==> flow/design.v <==
module prometheus_fx3_partial(
	input  rst_n,
        input  clk_100,
        input  partial_mode_selected,
        input  i_gpif_in_ch0_rdy_d,
        input  i_gpif_out_ch0_rdy_d,
        output o_gpif_we_n_partial_,
	output o_gpif_pkt_end_n_partial_,
        output [31:0] data_out_partial
);
reg [2:0]current_partial_state;
reg [2:0]next_partial_state;
parameter [2:0] partial_idle                      = 3'd0;
parameter [2:0] partial_wait_flagb                = 3'd1;
parameter [2:0] partial_write                     = 3'd2;
parameter [2:0] partial_write_wr_delay            = 3'd3;
parameter [2:0] partial_wait		          = 3'd4;
reg [3:0] strob_cnt;
reg       strob; 
reg [3:0] short_pkt_cnt;
reg [31:0]data_gen_partial;
reg o_gpif_pkt_end_n_prtl_;
assign o_gpif_we_n_partial_ = ((current_partial_state == partial_write) && (i_gpif_out_ch0_rdy_d == 1'b1)) ? 1'b0 : 1'b1;
always @(posedge clk_100, negedge rst_n)begin
	if(!rst_n)begin 
		short_pkt_cnt <= 4'd0;
	end else if(current_partial_state == partial_idle)begin
		short_pkt_cnt <= 4'd0;
	end else if((current_partial_state == partial_write))begin
		short_pkt_cnt <= short_pkt_cnt + 1'b1;
	end	
end
always @(posedge clk_100, negedge rst_n)begin
	if(!rst_n)begin 
		strob_cnt <= 4'd0;
	end else if(current_partial_state == partial_idle)begin
		strob_cnt <= 4'd0;
	end else if(current_partial_state == partial_wait)begin
		strob_cnt <= strob_cnt + 1'b1;
	end	
end
always@(posedge clk_100, negedge rst_n)begin
	if(!rst_n)begin
		strob <= 1'b0;
	end else if((current_partial_state == partial_wait) && (strob_cnt == 4'b0111)) begin
		strob <= !strob;
	end
end
always@(*)begin
	if((partial_mode_selected) & (strob == 1'b1) & (short_pkt_cnt == 4'b1111))begin
		o_gpif_pkt_end_n_prtl_ = 1'b0;
	end else begin
		o_gpif_pkt_end_n_prtl_ = 1'b1;
	end
end	
assign o_gpif_pkt_end_n_partial_ = o_gpif_pkt_end_n_prtl_;
always @(posedge clk_100, negedge rst_n)begin
	if(!rst_n)begin 
		current_partial_state <= partial_idle;
	end else begin
		current_partial_state <= next_partial_state;
	end	
end
always @(*)begin
	next_partial_state = current_partial_state;
	case(current_partial_state)
	partial_idle:begin
		if((partial_mode_selected) & (i_gpif_in_ch0_rdy_d == 1'b1))begin
			next_partial_state = partial_wait_flagb; 
		end else begin
			next_partial_state = partial_idle;
		end	
	end
	partial_wait_flagb :begin
		if (i_gpif_out_ch0_rdy_d == 1'b1)begin
			next_partial_state = partial_write; 
		end else begin
			next_partial_state = partial_wait_flagb; 
		end
	end
	partial_write:begin
		if((i_gpif_out_ch0_rdy_d == 1'b0) | ((strob == 1'b1) & (short_pkt_cnt == 4'b1111)))begin
			next_partial_state = partial_write_wr_delay;
		end else begin
		 	next_partial_state = partial_write;
		end
	end
        partial_write_wr_delay:begin
		next_partial_state = partial_wait;
	end
	partial_wait:begin
		if(strob_cnt == 4'b0111)begin
			next_partial_state = partial_idle;
		end else begin
			next_partial_state = partial_wait;
		end
	end	
	endcase
end
always @(posedge clk_100, negedge rst_n)begin
	if(!rst_n)begin 
		data_gen_partial <= 32'd0;
	end else if((o_gpif_we_n_partial_ == 1'b0) & (partial_mode_selected)) begin
		data_gen_partial <= data_gen_partial + 1;
	end else if (!partial_mode_selected) begin
		data_gen_partial <= 32'd0;
	end	
end
assign data_out_partial = data_gen_partial;
endmodule
# Step by step through the tools: prometheus_fx3_partial
# What the tools print for prometheus_fx3_partial, step after step.
# Lines are those of the file above, counted from 1.
# Operators: Yosys type, input widths -> output width; for muxes data width and select width s.
# The mark n/a stands for no value.
# inputs
top	prometheus_fx3_partial
clk_port	clk_100
library	sky130hd
pvt_corner	tt_025C_1v80

# Word level
# Source: Yosys, flattened and elaborated, memories not mapped. Widths are those after wreduce. Registers that Yosys merges into a memory's read port (data or address) are not register bits. Print and check cells do not count. Equal cells are merged and count once.
# op_classes
n_logic	7
equal	7
reduce_and_logical	7
n_addsub	3
mux	13
# ops
cell	n
$mux 32	2
$add 32x1->32 const B	1
$mux 4	4
$pmux 3 s5	1
$add 4x1->4 const B	2
$eq 3x2->1 const B	2
$and 1x1->1	5
$reduce_bool 5->1	1
$reduce_bool 2->1	2
$eq 4x3->1 const B	1
$eq 4x4->1 const B	1
$mux 1	4
$eq 3x1->1 const B	1
$eq 3x3->1 const B	1
$logic_not 3->1	1
$mux 3	1
$logic_and 1x1->1	2
$ne 2x1->1 const B	1
$mux 2	1
$or 1x1->1	1
$not 1->1	1
$logic_not 1->1	1
# word_totals
register_bits	44
word_cells	42
input_bits	5
output_inout_bits	34

# Logic depth
# Yosys ltp: most cells in a row. Word level: on the elaborated netlist, between registers, memories and ports. Mapped: between sequential cells and ports; inverters and the memories' decode and read muxes count.
# logic_depth
word_depth	5
ABC_AREA	0
depth_mapped	7
mapped_depth_nobuf	5

# After synthesis
# Source: synth_stat.txt of the flow (Yosys; design flattened, memories mapped). It holds for the ABC_AREA given above (unset counts as 0); a run with the other value may have another netlist.
# The area totals of this step are shown rounded.
# types
type	n
sky130_fd_sc_hd__dfrtp_1	45
sky130_fd_sc_hd__o31ai_1	18
sky130_fd_sc_hd__or4_1	18
sky130_fd_sc_hd__a21oi_1	25
sky130_fd_sc_hd__xor2_1	11
sky130_fd_sc_hd__nand2_1	22
sky130_fd_sc_hd__nand4_1	10
sky130_fd_sc_hd__nand3_1	12
sky130_fd_sc_hd__nor2_1	16
sky130_fd_sc_hd__and4_1	5
sky130_fd_sc_hd__ha_1	3
sky130_fd_sc_hd__xnor2_1	4
sky130_fd_sc_hd__o21ai_0	6
sky130_fd_sc_hd__dfstp_2	1
sky130_fd_sc_hd__or3_1	4
sky130_fd_sc_hd__clkbuf_1	6
sky130_fd_sc_hd__inv_1	6
sky130_fd_sc_hd__nand4_4	1
# Other cell types: 11; their cells: 21.
# synth_totals
yosys_area_um2	2280
flip_flops	46
sequential_area_um2	1150
buf_cells	14
cells	234

# Path before layout
# Source: OpenSTA report_checks on the synthesized netlist (no wires, ideal clock, input and output delay 20% of the period each), path of least setup slack; recovery checks are left aside. Register names are those of the netlist, which keeps one name where synthesis merged equal registers.
# synth_timing
path_kind	flip-flop to flip-flop
from	register data_gen_partial[3]
to	register data_gen_partial[31]
t_arrival_ps	1635
period_ps	2180
slack_ps	467
delay_ps	1713
driving_pins	7
period_less_setup_slack_ps	1713
# "delay_ps" = arrival - input delay + setup time.
# "driving_pins" counts driving pins, that of a launching flip-flop among them; a cell with two outputs on the path counts twice.
# "period_less_setup_slack_ps" = period - worst setup slack (recovery checks aside). The figure is calculated, with input and output delays left at 20% of the set period.
# Between the ends stands the longest chain of elaborated cells between them, by number of cells; it is not shown to be the way that was timed. Of several equally long chains one is given.
# A line is the first line of the expression or statement that the cell stems from. Yosys adds cells for indexed reads and writes and turns some case tables into memories.
# At most two assigning lines are given for a register; there are more.
# synth_via
path_cell_list	sky130_fd_sc_hd__dfrtp_1 -> sky130_fd_sc_hd__and4_1 -> sky130_fd_sc_hd__buf_4 -> sky130_fd_sc_hd__nand4_4 -> sky130_fd_sc_hd__buf_6 -> sky130_fd_sc_hd__or4_1 -> sky130_fd_sc_hd__a21oi_1
elab_chain_len	2
cells_between	2
cone_lines	2
# synth_rtl
item	line	text
start: declaration	21	reg [31:0]data_gen_partial;
start: assignment	102	data_gen_partial <= 32'd0;
start: assignment	104	data_gen_partial <= data_gen_partial + 1;
$add 32x1->32	104
$mux 32	103	end else if((o_gpif_we_n_partial_ == 1'b0) & (partial_mode_selected)) begin
end: assignment	102
end: assignment	104
end: declaration	21

# Timing after layout
# From the final timing report of run A: the path of least setup slack in the routed layout; clock arrival at registers is part of the times.
# The report prints the path's times to 10 ps; the period is as set.
# layout_timing
path_kind	flip-flop to output port
from	register short_pkt_cnt[0]
to	output o_gpif_pkt_end_n_partial_
driving_pins	5
t_arrival_ps	1420
period_ps	1170
output_delay_ps	230
slack_ps	-490
# Between the ends stands the longest chain of elaborated cells between them, by number of cells; it is not shown to be the way that was timed. Of several equally long chains one is given.
# At most two assigning lines are given for a register; there are more.
# layout_via
path_cell_list	sky130_fd_sc_hd__dfrtp_1 -> sky130_fd_sc_hd__ha_2 -> sky130_fd_sc_hd__nand4_1 -> sky130_fd_sc_hd__or2_4 -> sky130_fd_sc_hd__buf_6
elab_chain_len	3
cells_between	3
# layout_rtl
item	line	text
start: declaration	20	reg [3:0] short_pkt_cnt;
start: assignment	26	short_pkt_cnt <= 4'd0;
start: assignment	30	short_pkt_cnt <= short_pkt_cnt + 1'b1;
$eq 4x4->1	50	if((partial_mode_selected) & (strob == 1'b1) & (short_pkt_cnt == 4'b1111))begin
$and 1x1->1	50
$mux 1	50
end: declaration	8	output o_gpif_pkt_end_n_partial_,

# Measured results for prometheus_fx3_partial: 2 stored runs of the Yosys and OpenROAD flow on sky130hd. The settings differ; the order carries no meaning. The constraints put input and output delay at 20% of the set period each and load the outputs with 0.01 pF.
# "timing.worst_path_ps" means the part of the period allowed to the worst setup path (the constraints hold back 20% at inputs and 20% at outputs) less its slack; where the path has registers, the arrival times of their clocks count too.
# By "power_uw" is meant OpenSTA's value without simulated activity: inputs other than the clock are taken to toggle once in ten clock periods, and the tool carries that through the logic.
# "timing.worst_path_ps" is known to 10 ps.
# Results are given in rounded form.
# Among the settings, -- means not set for that run.
stored run	period_ns	CORE_UTILIZATION	SETUP_SLACK_MARGIN	PLACE_DENSITY_LB_ADDON	CORE_MARGIN	TNS_END_PERCENT	GPL_TIMING_DRIVEN	GPL_ROUTABILITY_DRIVEN	CTS_CLUSTER_SIZE	MIN_ROUTING_LAYER	MAX_ROUTING_LAYER	CAP_MARGIN	SLEW_MARGIN	CTS_CLUSTER_DIAMETER	ys_area_um2	design.die.area_um2	cell_area_final_um2	setup_ws_ps	setupTns_ps	power_uw	timing.worst_path_ps	worst_setup_path_type
run A	1.17	25	0.05	0.13	8	60	0	1	12	met1	met5	20	20	--	2280	12500	3790	-487	-11400	3570	1420	flip-flop to output port
run B	2.09	70	--	0.2	2	--	--	--	--	met1	--	20	20	216	2280	3740	2900	-63	-79	2000	2150	flip-flop to flip-flop
