==> flow/design.v <==
module prometheus_fx3_ZLP(
	input  rst_n,
  input  clk_100,
  input  zlp_mode_selected,
  input  i_gpif_in_ch0_rdy_d,
  input  i_gpif_out_ch0_rdy_d,
  output o_gpif_we_n_zlp_,
	output o_gpif_pkt_end_n_zlp_,
  output [31:0] data_out_zlp
);
reg [2:0]current_zlp_state;
reg [2:0]next_zlp_state;
parameter [2:0] zlp_idle                          = 3'd0;
parameter [2:0] zlp_wait_flagb              	  = 3'd1;
parameter [2:0] zlp_write                   	  = 3'd2;
parameter [2:0] zlp_write_wr_delay          	  = 3'd3;
parameter [2:0] zlp_wait		          = 3'd4;
reg [3:0]strob_cnt;
reg      strob;
reg [31:0]data_gen_zlp;
reg      o_gpif_pkt_end_n_;
assign o_gpif_we_n_zlp_ = ((current_zlp_state == zlp_write) && (i_gpif_out_ch0_rdy_d == 1'b1)) ? 1'b0 : 1'b1;
always @(posedge clk_100, negedge rst_n)begin
	if(!rst_n)begin
		strob_cnt <= 4'd0;
	end else if(current_zlp_state == zlp_idle)begin
		strob_cnt <= 4'd0;
	end else if(current_zlp_state == zlp_wait)begin
		strob_cnt <= strob_cnt + 1'b1;
	end
end
always@(posedge clk_100, negedge rst_n)begin
	if(!rst_n)begin
		strob <= 1'b0;
	end else if((current_zlp_state == zlp_wait) && (strob_cnt == 4'b0111)) begin
		strob <= !strob;
	end
end
always@(*)begin
	if(zlp_mode_selected & (strob_cnt == 4'b0011) & (strob == 1'b1))begin
		o_gpif_pkt_end_n_ = 1'b0;
	end else begin
		o_gpif_pkt_end_n_ = 1'b1;
	end
end
assign o_gpif_pkt_end_n_zlp_ = o_gpif_pkt_end_n_;
always @(posedge clk_100, negedge rst_n)begin
	if(!rst_n)begin
		current_zlp_state <= zlp_idle;
	end else begin
		current_zlp_state <= next_zlp_state;
	end
end
always@(*)begin
	next_zlp_state = current_zlp_state;
	case(current_zlp_state)
	zlp_idle:begin
		if((zlp_mode_selected) & (i_gpif_in_ch0_rdy_d == 1'b1))begin
			next_zlp_state = zlp_wait_flagb;
		end else begin
			next_zlp_state = zlp_idle;
		end
	end
	zlp_wait_flagb :begin
		if((strob == 1'b1) & (i_gpif_out_ch0_rdy_d == 1'b1))begin
			next_zlp_state = zlp_wait;
		end else if ((i_gpif_out_ch0_rdy_d == 1'b1) && (strob == 1'b0))begin
			next_zlp_state = zlp_write;
		end else begin
			next_zlp_state = zlp_wait_flagb;
		end
	end
	zlp_write:begin
		if(i_gpif_out_ch0_rdy_d == 1'b0)begin
			next_zlp_state = zlp_write_wr_delay;
		end else begin
		 	next_zlp_state = zlp_write;
		end
	end
        zlp_write_wr_delay:begin
		next_zlp_state = zlp_wait;
	end
	zlp_wait:begin
		if(strob_cnt == 4'b1111)begin
			next_zlp_state = zlp_idle;
		end else begin
			next_zlp_state = zlp_wait;
		end
	end
	endcase
end
always @(posedge clk_100, negedge rst_n)begin
	if(!rst_n)begin
		data_gen_zlp <= 32'd0;
	end else if((o_gpif_we_n_zlp_ == 1'b0) & (zlp_mode_selected)) begin
		data_gen_zlp <= data_gen_zlp + 1;
	end else if (!zlp_mode_selected) begin
		data_gen_zlp <= 32'd0;
	end
end
assign data_out_zlp = data_gen_zlp;
endmodule
Reports on prometheus_fx3_ZLP

The steps from the RTL of prometheus_fx3_ZLP to its reports follow in flow order.
Line numbers count from 1 in the design file above.
Cell names lack the library's common part.
The mark n/a stands for no value.

Top module: prometheus_fx3_ZLP
Clock input: clk_100
Standard-cell library: sky130hd
Corner: tt_025C_1v80

Elaborated design

Source: Yosys, flattened and elaborated, memories not mapped. Widths are those after wreduce. Registers that Yosys merges into a memory's read port (data or address) are not register bits. Print and check cells do not count. Equal cells are merged and count once.

Bits of input ports: 5
Bits in registers: 40

Equal/unequal tests: 8
Add/sub/neg operators: 2
Bitwise gates (word level): 6
Mux-type cells: 12
Reductions and logical operators: 7

Operator list:

| cell                                                                     | count |
| 32-bit 2-to-1 mux                                                        | 2 |
| 32-bit by 1-bit adder with 32-bit output (second input constant)         | 1 |
| 3-bit parallel mux with 5-bit select                                     | 1 |
| 4-bit 2-to-1 mux                                                         | 2 |
| 3-bit by 2-bit == test with 1-bit output (second input constant)         | 2 |
| 3-bit 2-to-1 mux                                                         | 2 |
| 1-bit bitwise AND                                                        | 5 |
| 5-bit nonzero test                                                       | 1 |
| 4-bit by 1-bit adder with 4-bit output (second input constant)           | 1 |
| 4-bit by 2-bit == test with 1-bit output (second input constant)         | 1 |
| 4-bit by 3-bit == test with 1-bit output (second input constant)         | 1 |
| 4-bit == test (second input constant)                                    | 1 |
| 1-bit 2-to-1 mux                                                         | 4 |
| 1-bit logical AND                                                        | 3 |
| 3-bit by 1-bit == test with 1-bit output (second input constant)         | 1 |
| 3-bit == test (second input constant)                                    | 1 |
| 3-bit zero test                                                          | 1 |
| 2-bit by 1-bit inequality test with 1-bit output (second input constant) | 1 |
| 2-bit nonzero test                                                       | 1 |
| 2-bit 2-to-1 mux                                                         | 1 |
| 1-bit NOT                                                                | 1 |
| 1-bit zero test                                                          | 1 |

Logic depth

Longest topological path by Yosys (ltp), each cell counted once; first at word level (registers and memories cut), then after technology mapping (sequential cells cut; the memories' decode and read muxes count).

Depth in word-level cells: 5
ABC_AREA: 0
Gate-level depth with buffers: 6
Depth with buffers taken out: 5

Mapped cells and area

Source: synth_stat.txt of the flow (Yosys; design flattened, memories mapped). It holds for the ABC_AREA given above (unset counts as 0); a run with the other value may have another netlist.
Totals and module areas in this step are rounded.

Buffer cells: 7
Standard cells after synthesis: 226
Synthesis area: 0.00213 mm²
Mapped flip-flops: 42

Cell types:

| cell     | count | total area (µm²) |
| dfrtp_1  | 41    | 1.03E+03 |
| nand2_1  | 29    | 108.854 |
| a21oi_1  | 16    | 80.077 |
| xnor2_1  | 9     | 78.826 |
| or4_1    | 10    | 75.072 |
| nor2_1   | 18    | 67.565 |
| o31ai_1  | 9     | 67.565 |
| mux2i_1  | 6     | 60.058 |
| nand4_1  | 9     | 56.304 |
| xor2_1   | 6     | 52.55 |
| nand3_1  | 10    | 50.048 |
| or3_1    | 8     | 50.048 |
| and4_1   | 5     | 43.792 |
| nor4_1   | 7     | 43.792 |
| o21ai_0  | 7     | 35.034 |
| nand2b_1 | 5     | 31.28 |
| dfstp_2  | 1     | 26.275 |
| ha_1     | 2     | 25.024 |

Not listed: further types 15, cells in them 28.

Timing after synthesis

Source: OpenSTA report_checks on the synthesized netlist (no wires, ideal clock, input and output delay 20% of the period each), path of least setup slack; recovery checks are left aside. Register names are those of the netlist, which keeps one name where synthesis merged equal registers.

Kind: input to register
From: in i_gpif_out_ch0_rdy_d
To: reg data_gen_zlp[27]
Required time: 2.331 ns
Stages: 6
Library setup time: 0.079 ns
Path delay: 1.534 ns
Clock period: 2.41 ns
External input delay: 0.482 ns
Data arrival time: 1.937 ns
Setup slack: 0.394 ns
Launch time at the first pin: 0.482 ns
Synthesis period reached: 2.016 ns

"path delay" is the arrival time less input delay plus setup time.
"stages" counts driving pins, that of a launching flip-flop among them; a cell with two outputs on the path counts twice.
"synthesis period reached" is the clock period less the worst setup slack; recovery checks do not enter. This is arithmetic on one report: input and output delays are still those of the set period (20% each).
The rows between start and end are the longest chain of elaborated cells between them; the timing report does not say that the signal goes this way. Where chains are equally long, one stands for them.
Each line given opens the expression or statement behind the cell; cells for indexed reads and writes are added by Yosys, which also makes memories of some case tables.
A register here has more assigning lines than the two given.

Cell sequence: and2_4 > inv_4 > or4_4 > buf_6 > or4_1 > a21oi_1
Cells in the longest elaborated chain: 3
Elaborated cells on any way between the ends: 4
Those cells by class: eq/ne (1); mux (1); logic (1); reduce/logical (1)

RTL lines, path post-synthesis:

| item              | line | text |
| from (decl)       | 6    | `input  i_gpif_out_ch0_rdy_d,` |
| 1-bit logical AND | 22   | `assign o_gpif_we_n_zlp_ = ((current_zlp_state == zlp_write) && (i_gpif_out_ch0_rdy_d == 1'b1)) ? 1'b0 : 1'b1;` |
| 1-bit bitwise AND | 95   | `end else if((o_gpif_we_n_zlp_ == 1'b0) & (zlp_mode_selected)) begin` |
| 32-bit 2-to-1 mux | 95   |  |
| to (assign)       | 94   | `data_gen_zlp <= 32'd0;` |
| to (assign)       | 96   | `data_gen_zlp <= data_gen_zlp + 1;` |
| to (decl)         | 20   | `reg [31:0]data_gen_zlp;` |

Worst path after layout

From the final timing report of entry A: the path of least setup slack in the routed layout; clock arrival at registers is part of the times.

Kind: input to output
From: in i_gpif_out_ch0_rdy_d
To: out o_gpif_we_n_zlp_
External input delay: 0.59 ns
Launch time at the first pin: 0.59 ns
Required time: 2.37 ns
External output delay: 0.59 ns
Setup slack: 0.51 ns
Clock period: 2.96 ns
Data arrival time: 1.86 ns
Stages: 4

The rows between start and end are the longest chain of elaborated cells between them; the timing report does not say that the signal goes this way. Where chains are equally long, one stands for them.

Cell sequence: clkdlybuf4s50_1 > and2_4 > inv_4 > clkdlybuf4s50_1
Cells in the longest elaborated chain: 2
Elaborated cells on any way between the ends: 2
Those cells by class: mux (1); reduce/logical (1)

RTL lines, path post-layout:

| item              | line | text |
| from (decl)       | 6    | `input  i_gpif_out_ch0_rdy_d,` |
| 1-bit logical AND | 22   | `assign o_gpif_we_n_zlp_ = ((current_zlp_state == zlp_write) && (i_gpif_out_ch0_rdy_d == 1'b1)) ? 1'b0 : 1'b1;` |
| 1-bit 2-to-1 mux  | 22   |  |
| to (decl)         | 7    | `output o_gpif_we_n_zlp_,` |

Subject: prometheus_fx3_ZLP on sky130hd, stored results

Hello all,

Design prometheus_fx3_ZLP on sky130hd. What follows are 2 stored runs of the flow, each under its own settings; their order means nothing. The constraints put input and output delay at 20% of the set period each and load the outputs with 0.01 pF.
"clock period achieved" means the clock period less the worst setup slack. The figure is calculated, with input and output delays left at 20% of the set period.
"allowed time less slack (worst setup path)": the worst setup path's part of the clock period (all of it between registers, 20% less for each end at a port) less its slack. A launch clock that arrives late makes it longer, a capture clock that arrives late makes it shorter.
By "power consumption" is meant OpenSTA's value without simulated activity: inputs other than the clock are taken to toggle once in ten clock periods, and the tool carries that through the logic.
Results are given in rounded form.
A setting shown as . is not set for that run.

| item                                            | entry A         | entry B           |
| period_ns                                       | 2.96            | 2.15              |
| CORE_UTILIZATION                                | 43              | 40                |
| SETUP_SLACK_MARGIN                              | -0.1            | 0.61              |
| PLACE_DENSITY_LB_ADDON                          | 0.23            | .                 |
| CELL_PAD_IN_SITES_DETAIL_PLACEMENT              | 0               | .                 |
| TNS_END_PERCENT                                 | 100             | .                 |
| GPL_ROUTABILITY_DRIVEN                          | 1               | .                 |
| CTS_CLUSTER_SIZE                                | 48              | .                 |
| CTS_CLUSTER_DIAMETER                            | 85              | .                 |
| CAP_MARGIN                                      | 20              | 20                |
| CORE_MARGIN                                     | 2               | 2                 |
| SLEW_MARGIN                                     | 20              | 20                |
| standard-cell area after layout (mm²)           | 0.0027          | 0.00332           |
| utilization after routing (%)                   | 56.8            | 64.6              |
| clock period achieved (ns)                      | 2.447           | 1.824             |
| power consumption (mW)                          | 1.34            | 2.07              |
| chip area in the Yosys report (mm²)             | 0.00213         | 0.00213           |
| die outline area (mm²)                          | 0.00554         | 0.00594           |
| total negative slack on setup checks (ns)       | 0.000           | 0.000             |
| allowed time less slack (worst setup path) (ns) | 1.26            | 1.39              |
| critical path kind                              | input to output | input to register |
| setup slack of the critical path (ns)           | 0.513           | 0.326             |

Thanks
